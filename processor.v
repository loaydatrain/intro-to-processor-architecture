==> flow/design.v <==
`timescale 1ns / 1ps
module ALU(input [31:0] A,
            input [31:0] B,
            input [4:0] shift,
            input [3:0] ALUctr,
            output reg [31:0] op,
            output reg zero,
            output reg overflow);
	        reg signed [31:0] A1,B1;
	always @(*)
		begin
			overflow = 1'b0;  
			zero = 1'bz;  
			A1=A; 
			B1=B; 
			case(ALUctr)
			4'b0000 : {overflow,op} = A1 + B1;  
			4'b0001 :
				begin  
				op=A1-B1;
				case(op)
					32'd0 : zero = 1'b1;
					default : zero = 1'b0; 
				endcase
				end
			4'b0010 : op = A&B;      
			4'b0011 : op = A|B;      
			4'b0100 : op = A^B;      
			4'b0101 : op = A1 << B1; 
			4'b0110 : op = ~(A|B);   
			4'b0111 : op = A1 >> B1; 
			4'b1000 : op = A<<shift; 
			4'b1001 : op = A>>shift; 
			4'b1010 : op = A>0;      
			4'b1011 : op = A<=0;     
			4'b1100 : op = ~(A==B);  
			4'b1101 : op = A1 < B1;  
			4'b1110 : op = A >> B;   
			4'b1111 : op = A < B;    
			default : op=32'bz;
			endcase
		end
endmodule
`timescale 1ns / 1ps
module Control_Unit(input [31:0] instr, 
                    output reg branch,
                    output reg jump,
                    output reg memwr, 
                    output reg regwr,
                    output reg mem_to_reg,
                    output reg [3:0] ALUctr,
                    output reg [4:0] rs,
                    output reg [4:0] rt,
                    output reg [4:0] rd,
                    output reg [31:0] imm,
                    output reg alu_src,
                    output reg regdst,
                    output reg [4:0] shamt,
                    output reg [15:0] beq_off,
                    output reg [25:0] target_addr,
                    output reg shift_ctrl,
	                output reg sign_ctrl,
	                output reg save_PC);
	always @(instr)
		begin
			memwr=1'b0;
			regwr=1'b0;
			mem_to_reg=1'bz;
			alu_src=1'bz;
			regdst=1'bz;
			rs=5'd0;
			rt=5'd0;
			rd=5'd0;
			imm=32'd0;
			ALUctr=4'd15;
			branch=1'b0;
			jump=1'b0;
			shamt=5'dz;
			beq_off=16'd0;
			target_addr=26'd0;
            shift_ctrl = 1'b0;
			sign_ctrl =1'b0;
			save_PC = 1'b0;
        if(instr[31:26]==6'b000000 && instr[5:0]==6'b100000) 
            begin
                alu_src=1'b0;
                memwr=1'b0;
                regwr=1'b1;
                mem_to_reg=1'b0;
                regdst=1'b1;
                ALUctr=4'b0000;
                rs=instr[25:21];
                rt=instr[20:16];
                rd=instr[15:11];
            end
        else if(instr[31:26]==6'b000000 && instr[5:0]==6'b100010) 
            begin
                alu_src=1'b0;
                memwr=1'b0;
                regwr=1'b1;
                mem_to_reg=1'b0;
                regdst=1'b1;
                ALUctr=4'b0001;
                rs=instr[25:21];
                rt=instr[20:16];
                rd=instr[15:11];
            end
        else if(instr[31:26]==6'b000000 && instr[5:0]==6'b101010) 
            begin
                alu_src=1'b0;
                memwr=1'b0;
                regwr=1'b1;
                mem_to_reg=1'b0;
                regdst=1'b1;
                ALUctr=4'b1101;
                rs=instr[25:21];
                rt=instr[20:16];
                rd=instr[15:11];
                sign_ctrl =1'b1;
            end
        else if(instr[31:26]==6'b000000 && instr[5:0]==6'b100100) 
            begin
                alu_src=1'b0;
                memwr=1'b0;
                regwr=1'b1;
                mem_to_reg=1'b0;
                regdst=1'b1;
                ALUctr=4'b0010;
                rs=instr[25:21];
                rt=instr[20:16];
                rd=instr[15:11];
            end
        else if(instr[31:26]==6'b000000 && instr[5:0]==6'b100101) 
            begin
                alu_src=1'b0;
                memwr=1'b0;
                regwr=1'b1;
                mem_to_reg=1'b0;
                regdst=1'b1;
                ALUctr=4'b0011;
                rs=instr[25:21];
                rt=instr[20:16];
                rd=instr[15:11];
            end
        else if(instr[31:26]==6'b000000 && instr[5:0] == 6'b100111) 
            begin
                alu_src=1'b0;
                memwr=1'b0;
                regwr=1'b1;
                mem_to_reg=1'b0;
                regdst=1'b1;
                ALUctr=4'b0110;
                rs=instr[25:21];
                rt=instr[20:16];
                rd=instr[15:11];
            end
        else if(instr[31:26]==6'b000000 && instr[5:0] == 6'b100111) 
            begin
                alu_src=1'b0;
                memwr=1'b0;
                regwr=1'b1;
                mem_to_reg=1'b0;
                regdst=1'b1;
                ALUctr=4'b0100;
                rs=instr[25:21];
                rt=instr[20:16];
                rd=instr[15:11];
            end
        else if(instr[31:26]==6'b000000 && instr[5:0] == 6'b000000) 
            begin
                alu_src=1'b0;
                memwr=1'b0;
                regwr=1'b1;
                mem_to_reg=1'b0;
                regdst=1'b1;
                ALUctr=4'b1000;
                rs=5'd0;
                rt=instr[20:16];
                shamt=instr[10:6];
                rd=instr[15:11];
                shift_ctrl=1'b1;
            end
        else if(instr[31:26]==6'b000000 && instr[5:0] == 6'b000100) 
            begin
                alu_src=1'b0;
                memwr=1'b0;
                regwr=1'b1;
                mem_to_reg=1'b0;
                regdst=1'b1;
                ALUctr=4'b0101;
                rt=instr[20:16];
                rs=instr[25:21];
                rd=instr[15:11];
            end
        else if(instr[31:26]==6'b000000 && instr[5:0] == 6'b000011) 
            begin
                alu_src=1'b0;
                memwr=1'b0;
                regwr=1'b1;
                mem_to_reg=1'b0;
                regdst=1'b1;
                ALUctr=4'b0111;
                rt=instr[20:16];
                shamt=instr[10:6];
                rs={{26{1'b0}},{instr[10:6]}};
                rd=instr[15:11];
                shift_ctrl=1'b1;
            end
        else if(instr[31:26]==6'b000000 && instr[5:0] == 6'b000111) 
            begin
                alu_src=1'b0;
                memwr=1'b0;
                regwr=1'b1;
                mem_to_reg=1'b0;
                regdst=1'b1;
                ALUctr=4'b0111;
                rs=instr[25:21];
                rt=instr[20:16];
                rd=instr[15:11];
            end
        else if(instr[31:26]==6'b000000 && instr[5:0] == 6'b000010) 
            begin
                alu_src=1'b0;
                memwr=1'b0;
                regwr=1'b1;
                mem_to_reg=1'b0;
                regdst=1'b1;
                ALUctr=4'b1001;
                rs=5'd0;
                rt=instr[20:16];
                rd=instr[15:11];
                shamt=instr[10:6];
                shift_ctrl=1'b1;
            end
        else if(instr[31:26]==6'b000000 && instr[5:0] == 6'b000110) 
            begin
                alu_src=1'b0;
                memwr=1'b0;
                regwr=1'b1;
                mem_to_reg=1'b0;
                regdst=1'b1;
                ALUctr=4'b0111;
                rt=instr[20:16];
                rs=instr[25:21];
                rd=instr[15:11];
            end
        else if(instr[31:26]==6'b000000 && instr[5:0] == 6'b101011) 
            begin
                alu_src=1'b0;
                memwr=1'b0;
                regwr=1'b1;
                mem_to_reg=1'b0;
                regdst=1'b1;
                ALUctr=4'b1111;
                rt=instr[20:16];
                rs=instr[25:21];
                rd=instr[15:11];
                sign_ctrl =1'b1;
            end
		else if(instr[31:26]==6'b001000) 
			begin
				regdst=1'b0;
				ALUctr=4'b0000;
				rs=instr[25:21];
				imm={{16{instr[15]}},instr[15:0]};  
				rt=instr[20:16];
				alu_src=1'b1;
				memwr=1'b0;
				regwr=1'b1;
				mem_to_reg=1'b0;
			end
		else if(instr[31:26]==6'b001100) 
			begin
				regdst=1'b0;
				ALUctr=4'b0010;
				rs=instr[25:21];
				imm={{16{1'b0}},instr[15:0]};  
				rt=instr[20:16];
				alu_src=1'b1;
				memwr=1'b0;
				regwr=1'b1;
				mem_to_reg=1'b0;
			end
		else if(instr[31:26]==6'b001010) 
			begin
				regdst=1'b0;
				ALUctr=4'b1101;
				rs=instr[25:21];
				imm={{16{instr[15]}},instr[15:0]};
				rt=instr[20:16];
				alu_src=1'b1;
				memwr=1'b0;
				regwr=1'b1;
				mem_to_reg=1'b0;
                sign_ctrl=1'b1;
			end
		else if(instr[31:26]==6'b001010) 
			begin
				regdst=1'b0;
				ALUctr=4'b1111;
				rs=instr[25:21];
				imm={{16{instr[15]}},instr[15:0]};
				rt=instr[20:16];
				alu_src=1'b1;
				memwr=1'b0;
				regwr=1'b1;
				mem_to_reg=1'b0;
			end
		else if(instr[31:26]==6'b001101) 
			begin
				regdst=1'b0;
				ALUctr=4'b0011;
				rs=instr[25:21];
				imm={{16{1'b0}},instr[15:0]};
				rt=instr[20:16];
				alu_src=1'b1;
				memwr=1'b0;
				regwr=1'b1;
				mem_to_reg=1'b0;
			end
		else if(instr[31:26]==6'b001101) 
			begin
				regdst=1'b0;
				ALUctr=4'b0100;
				rs=instr[25:21];
				imm={{16{1'b0}},instr[15:0]};
				rt=instr[20:16];
				alu_src=1'b1;
				memwr=1'b0;
				regwr=1'b1;
				mem_to_reg=1'b0;
			end
		else if(instr[31:26] == 6'b000111) 
			begin
				rs=instr[25:21];
				rt=instr[20:16];
				branch=1'b1;
				beq_off[15:0]=instr[15:0];
				ALUctr=4'b1010;
			end
		else if(instr[31:26] == 6'b000110) 
			begin
				rs=instr[25:21];
				rt=instr[20:16];
				branch=1'b1;
				beq_off[15:0]=instr[15:0];
				ALUctr=4'b1011;
			end
		else if(instr[31:26] == 6'b000101) 
			begin
				rs=instr[25:21];
				rt=instr[20:16];
				branch=1'b1;
				beq_off[15:0]=instr[15:0];
				ALUctr=4'b1100;
			end
		else if(instr[31:26]==6'b100011) 
			begin
				regdst=1'b0;
				ALUctr=4'b0000;
				rs=instr[25:21];
				imm={{16{instr[15]}},instr[15:0]};
				rt=instr[20:16];
				alu_src=1'b1;
				memwr=1'b0;
				regwr=1'b1;
				mem_to_reg=1'b1;
			end
		else if(instr[31:26]==6'b101011) 
			begin
				regdst=1'bz;
				ALUctr=4'b0000;
				rs=instr[25:21];
				imm={{16{instr[15]}},instr[15:0]};
				rt=instr[20:16];
				alu_src=1'b1;
				memwr=1'b1;
				regwr=1'b0;
				mem_to_reg=1'bz;
			end
		else if(instr[31:26]==6'b000100) 
			begin
				rs=instr[25:21];
				rt=instr[20:16];
				branch=1'b1;
				beq_off[15:0]=instr[15:0];
				ALUctr=4'b0001;
			end
        else if(instr[31:26]==6'b000010) 
			begin
				jump=1'b1;
				target_addr[25:0] = instr[25:0];
			end
		else if(instr[31:26]==6'b000011) 
			begin
                save_PC=1'b1;
				jump=1'b1;
				target_addr[25:0] = instr[25:0];
			end
	end
endmodule
`timescale 1ns / 1ps
module Processor_pipelined(clk,instr,reg_check,data_mem_check);
	input clk;
	output [31:0] instr;
	output reg [31:0] reg_check;
	output reg [31:0] data_mem_check;
	reg [7:0] instr_mem [0:127];
	reg [31:0] data_memory [0:31];
	reg [31:0] reg_memory [0:31];
	reg [31:0] PC;
	reg [31:0] pipeline_reg;
	initial begin
	instr_mem[0] = 8'b00100000;
	instr_mem[1] = 8'b00100000;
	instr_mem[2] = 8'b01000011;
	instr_mem[3] = 8'b00000000;
	instr_mem[4] = 8'b00100010;
	instr_mem[5] = 8'b00100000;
	instr_mem[6] = 8'b01000011;    
	instr_mem[7] = 8'b00000000;
	instr_mem[8] = 8'b00100100;
	instr_mem[9] = 8'b00100000;
	instr_mem[10] = 8'b01000011;
	instr_mem[11] = 8'b00000000;
	instr_mem[12] = 8'b00100101;
	instr_mem[13] = 8'b00100000;
	instr_mem[14] = 8'b01000011;
	instr_mem[15] = 8'b00000000;
	instr_mem[16] = 8'b00101010;
	instr_mem[17] = 8'b00100000;
	instr_mem[18] = 8'b01000011;
	instr_mem[19] = 8'b00000000;
	instr_mem[20] = 8'b00111110;
	instr_mem[21] = 8'b00000000;
	instr_mem[22] = 8'b01000011;
	instr_mem[23] = 8'b00100000;
	instr_mem[24] = 8'b00111110;
	instr_mem[25] = 8'b00000000;
	instr_mem[26] = 8'b01000011;
	instr_mem[27] = 8'b00101000;			
	instr_mem[28] = 8'b00000001;
	instr_mem[29] = 8'b00000000;
	instr_mem[30] = 8'b01000011;
	instr_mem[31] = 8'b10001100;	
	instr_mem[32] = 8'b00000001;
	instr_mem[33] = 8'b00000000;
	instr_mem[34] = 8'b01000011;
	instr_mem[35] = 8'b10101100;	
	instr_mem[36] = 8'b00111110;
	instr_mem[37] = 8'b00000000;
	instr_mem[38] = 8'b01000011;
	instr_mem[39] = 8'b00101000;				
	instr_mem[40] = 8'b00111110;
	instr_mem[41] = 8'b00000000;
	instr_mem[42] = 8'b01000011;
	instr_mem[43] = 8'b00010000;
	instr_mem[44] = 8'b00111110;
	instr_mem[45] = 8'b00000000;
	instr_mem[46] = 8'b01000011;
	instr_mem[47] = 8'b00001000;
	reg_memory[0] = 0;
	reg_memory[1] = 1;
	reg_memory[2] = 2;
	reg_memory[3] = 3;
	reg_memory[4] = 4;
	reg_memory[5] = 5;
	data_memory[0] = 0;
	data_memory[1] = 10;
	data_memory[2] = 20;
	data_memory[3] = 30;
	data_memory[4] = 40;
	pipeline_reg = 32'bx;
	PC = 32'b0;
	end
	wire [29:0] PC_add,PC_jump;
	reg [29:0] PC_1,PC_2;
	wire zero,branch,jump;
	wire [25:0] target_addr;
	wire [15:0] beq_offset;
	assign PC_jump = {PC[31:28],target_addr[25:0]};
	assign PC_add = PC[31:2] + 30'd1;
	always @(PC_add or branch or zero)
		begin
		if(branch == 1'b1 & zero == 1'b1)
			begin
			PC_1 = PC_add + {{14{beq_offset[15]}},beq_offset[15:0]};
			end
		else
			begin
			PC_1 = PC_add;
			end
		end
	always @(PC_jump or PC_1 or jump)
		begin
		if(jump==1'b1)
			begin
			PC_2=PC_jump;
			end
		else
			begin
			PC_2=PC_1;
			end
		end
	always @(negedge clk)
		begin
		pipeline_reg={instr_mem[PC+3],instr_mem[PC+2],instr_mem[PC+1],instr_mem[PC]};
		PC [31:0] ={PC_2,{2{1'b0}}};
		end
	assign instr = pipeline_reg;
	wire regwr;
	wire memwr;
	wire mem_to_reg;
	wire [3:0] ALUctr;
	wire [4:0] rs,rt,rd;
	wire [31:0] imm;
	wire alu_src,regdst;
	wire [4:0] shift;
	wire shift_ctrl;
	wire sign_ctrl;
	wire overflow;
	wire save_PC;
    wire [31:0] Rx;
	reg [31:0] Ra,Rb;
	reg [4:0] Rp;
	reg [31:0] Rm;
	wire [31:0] Rc;
	wire [31:0] temp_Ra;
	wire [31:0] temp_Rb;
	Control_Unit C1(instr,branch,jump,memwr,regwr,mem_to_reg,ALUctr,rs,rt,rd,imm,alu_src,regdst,shift,beq_off,target_addr,shift_ctrl,sign_ctrl,save_PC);
	assign temp_Ra = reg_memory[rs];
	assign temp_Rb = reg_memory[rt];
	always @(temp_Ra or temp_Rb or imm or alu_src)
		begin
			Rb = 32'bz;
			if(alu_src==1'b0)
				begin
					Rb = temp_Rb;
				end
			else if(alu_src==1'b1)
                begin
				    Rb = imm;
			    end
		end
	always@(shift or shift_ctrl)
		begin
			if(shift_ctrl==1'b1)
				begin
					Ra[31:5] = 27'd0;
					Ra[4:0] = shift;
				end
			else if (shift_ctrl==1'b0)
				begin
					Ra = temp_Ra;
				end
			end
	ALU A1(Ra,Rb,shift,ALUctr,Rc,zero,overflow);
	assign Rx = data_memory[Rc];
	always@(negedge clk)
		begin
			if(memwr==1'b1)
			begin
                data_memory[Rc] = temp_Rb;
                data_mem_check = temp_Rb;
			end
		end
	always @(mem_to_reg or Rx or Rc)
		begin
			Rm=32'dz;
			if(mem_to_reg)
				Rm=Rx;
			else
				Rm=Rc;
		end
	always @(regdst or rt or rd)
		begin
			Rp=5'dz;
			if(regdst)
				Rp =rd;
			else
				Rp=rt;
		end
	always@(negedge clk)
		begin
			if( ((regwr==1'b1) | (alu_src==1'b1)) & (overflow==1'b0))
				begin
					reg_memory[Rp] = Rm;
					reg_check = Rm;
				end
			else if(jump==1'b1 && save_PC==1'b1)
				begin
					reg_memory[31] = PC+8;
					reg_check = PC+8;
				end
		end 
endmodule
; Tool chain data of Processor_pipelined
; The steps from the RTL of Processor_pipelined to its reports follow in flow order.
; Line numbers count from 1 in the design file above.
; Operators carry their Yosys type and port widths (W data, S select, Z words).
; Library cell names are shortened.
; A cell with -- has no value.
[design]
top = Processor_pipelined
clk_port = clk
lib = sky130hd
lib_corner = tt_025C_1v80

; Elaborated design
; Counts by Yosys on the flattened word-level netlist (proc, flatten, opt, wreduce; memories kept). Register bits leave out memories and registers merged into their read ports (data or address). Print and check cells are left out.
; Memory sizes are those after Yosys's memory passes, which may raise the word count (mostly to a power of two), join words into wider ones and drop unused or constant bits.
[op_classes]
shifts = 5
compare = 4
n_logic = 9
div_mod_pow = 0
multipliers = 0
n_reduce_logical = 22
n_mux = 355
add_sub_neg = 8
n_eq = 40
[ops]
columns = cell, count
row1 = $mux W32, 30
row2 = $mux W26, 26
row3 = $pmux W32 S16, 1
row4 = $mux W5, 75
row5 = $mux W1, 196
row6 = $mux W4, 23
row7 = $lt A32 B32 Y1, 2
row8 = $shr A32 B32 Y32, 2
row9 = $eq A6 B6 Y1 const B, 9
row10 = $eq A6 B3 Y1 const B, 7
row11 = $add A32 B32 Y33, 1
row12 = $not A1 Y32, 1
row13 = $gt A32 B1 Y1 const B, 1
row14 = $le A32 B1 Y1 const B, 1
row15 = $sub A32 B32 Y32, 1
row16 = $eq A32 B32 Y1, 1
row17 = $and A32 B32 Y32, 1
row18 = $or A32 B32 Y32, 1
row19 = $xor A32 B32 Y32, 1
row20 = $shl A32 B32 Y32, 1
row21 = $add A32 B4 Y32 const B, 1
row22 = $shl A32 B5 Y32, 1
row23 = $shr A32 B5 Y32, 1
row24 = $not A32 Y32, 1
row25 = $logic_not A32 Y1, 1
row26 = $reduce_or A32 Y1, 1
row27 = $eq A4 B4 Y1 const B, 8
row28 = $reduce_or A15 Y1, 2
; Other operator kinds: 19; their cells: 46.
[word_totals]
ram_bits = 2048
output_inout_bits = 96
romBits = 1024
register_bits = 94
elab_cells = 450
clocked_rd_ports_x_width = 32
mem_count = 3
latchBits = 0
[memory_table]
columns = name, words, width, read_ports, write_ports, line
row1 = data_memory, 32, 32, 1, 1, 409  ; reg [31:0] data_memory [0:31];
row2 = instr_mem, 128, 8, 4, 0, 408  ; reg [7:0] instr_mem [0:127];
row3 = reg_memory, 32, 32, 2, 1, 410  ; reg [31:0] reg_memory [0:31];

; Depth
; Depth = most cells in a row (Yosys ltp): at word level without a register or memory, in the mapped netlist without a sequential cell, where the memories' decode and read muxes count.
[depth]
word_depth = 32
ABC_AREA = 1
ltp_mapped = 42

; Synthesis result
; Source: synth_stat.txt of the flow (Yosys; design flattened, memories mapped). It holds for the ABC_AREA given above (unset counts as 0); a run with the other value may have another netlist.
; The area totals of this step are shown rounded.
[by_type]
columns = type, count, area_total_um2
row1 = edfxtp_1, 1156, 3.47E+04
row2 = nand2_1, 2642, 9.92E+03
row3 = ha_1, 105, 1313.76
row4 = inv_1, 342, 1.28E+03
row5 = nor2_1, 336, 1261.21
row6 = nand3_1, 248, 1241.19
row7 = a21oi_1, 178, 890.854
row8 = dfxtp_1, 37, 740.71
row9 = o21ai_0, 118, 590.566
row10 = buf_2, 111, 555.533
row11 = xor2_1, 47, 411.645
row12 = buf_4, 41, 307.795
row13 = buf_6, 27, 304.042
row14 = clkbuf_1, 78, 292.781
row15 = nand4_1, 28, 175.168
row16 = a221oi_1, 16, 140.134
row17 = nor3_1, 26, 130.125
row18 = o211ai_1, 13, 97.594
; Other cell types: 44; their cells: 188.
[mapped]
synth_area_um2 = 56000
ffs = 1193
buffers = 262
cell_count = 5737

; Measured results for Processor_pipelined: 2 stored runs of the Yosys and OpenROAD flow on sky130hd. The settings differ; the order carries no meaning. The constraints put input and output delay at 20% of the set period each and load the outputs with 0.01 pF.
; "design_power_w" is the tool's figure for a default switching activity; nothing was simulated.
; Values from the reports are rounded here.

[record 1: settings]
period_ns = 7.55
CORE_UTILIZATION = 71
PLACE_DENSITY = 0.84
CORE_MARGIN = 4
TNS_END_PERCENT = 40
ABC_AREA = 1
GPL_TIMING_DRIVEN = 0
CTS_CLUSTER_SIZE = 87
CTS_CLUSTER_DIAMETER = 54
CAP_MARGIN = 5
MIN_ROUTING_LAYER = met1
SLEW_MARGIN = 20
[record 1: results]
outcome = unfinished; error GRT-0116 in routing

[record 2: settings]
period_ns = 10.2
CORE_UTILIZATION = 37
CAP_MARGIN = 20
CORE_MARGIN = 2
SLEW_MARGIN = 20
[record 2: results]
layout_utilization_pct = 46
finish.stdcell_area_um2 = 68000
final_hold_ws_ns = 0.53
final_die_area_um2 = 150000
setup_tns_ns = 0.000
design_power_w = 0.012
yosys.chip_area_um2 = 55000
worstSetupSlack_ns = 0.97
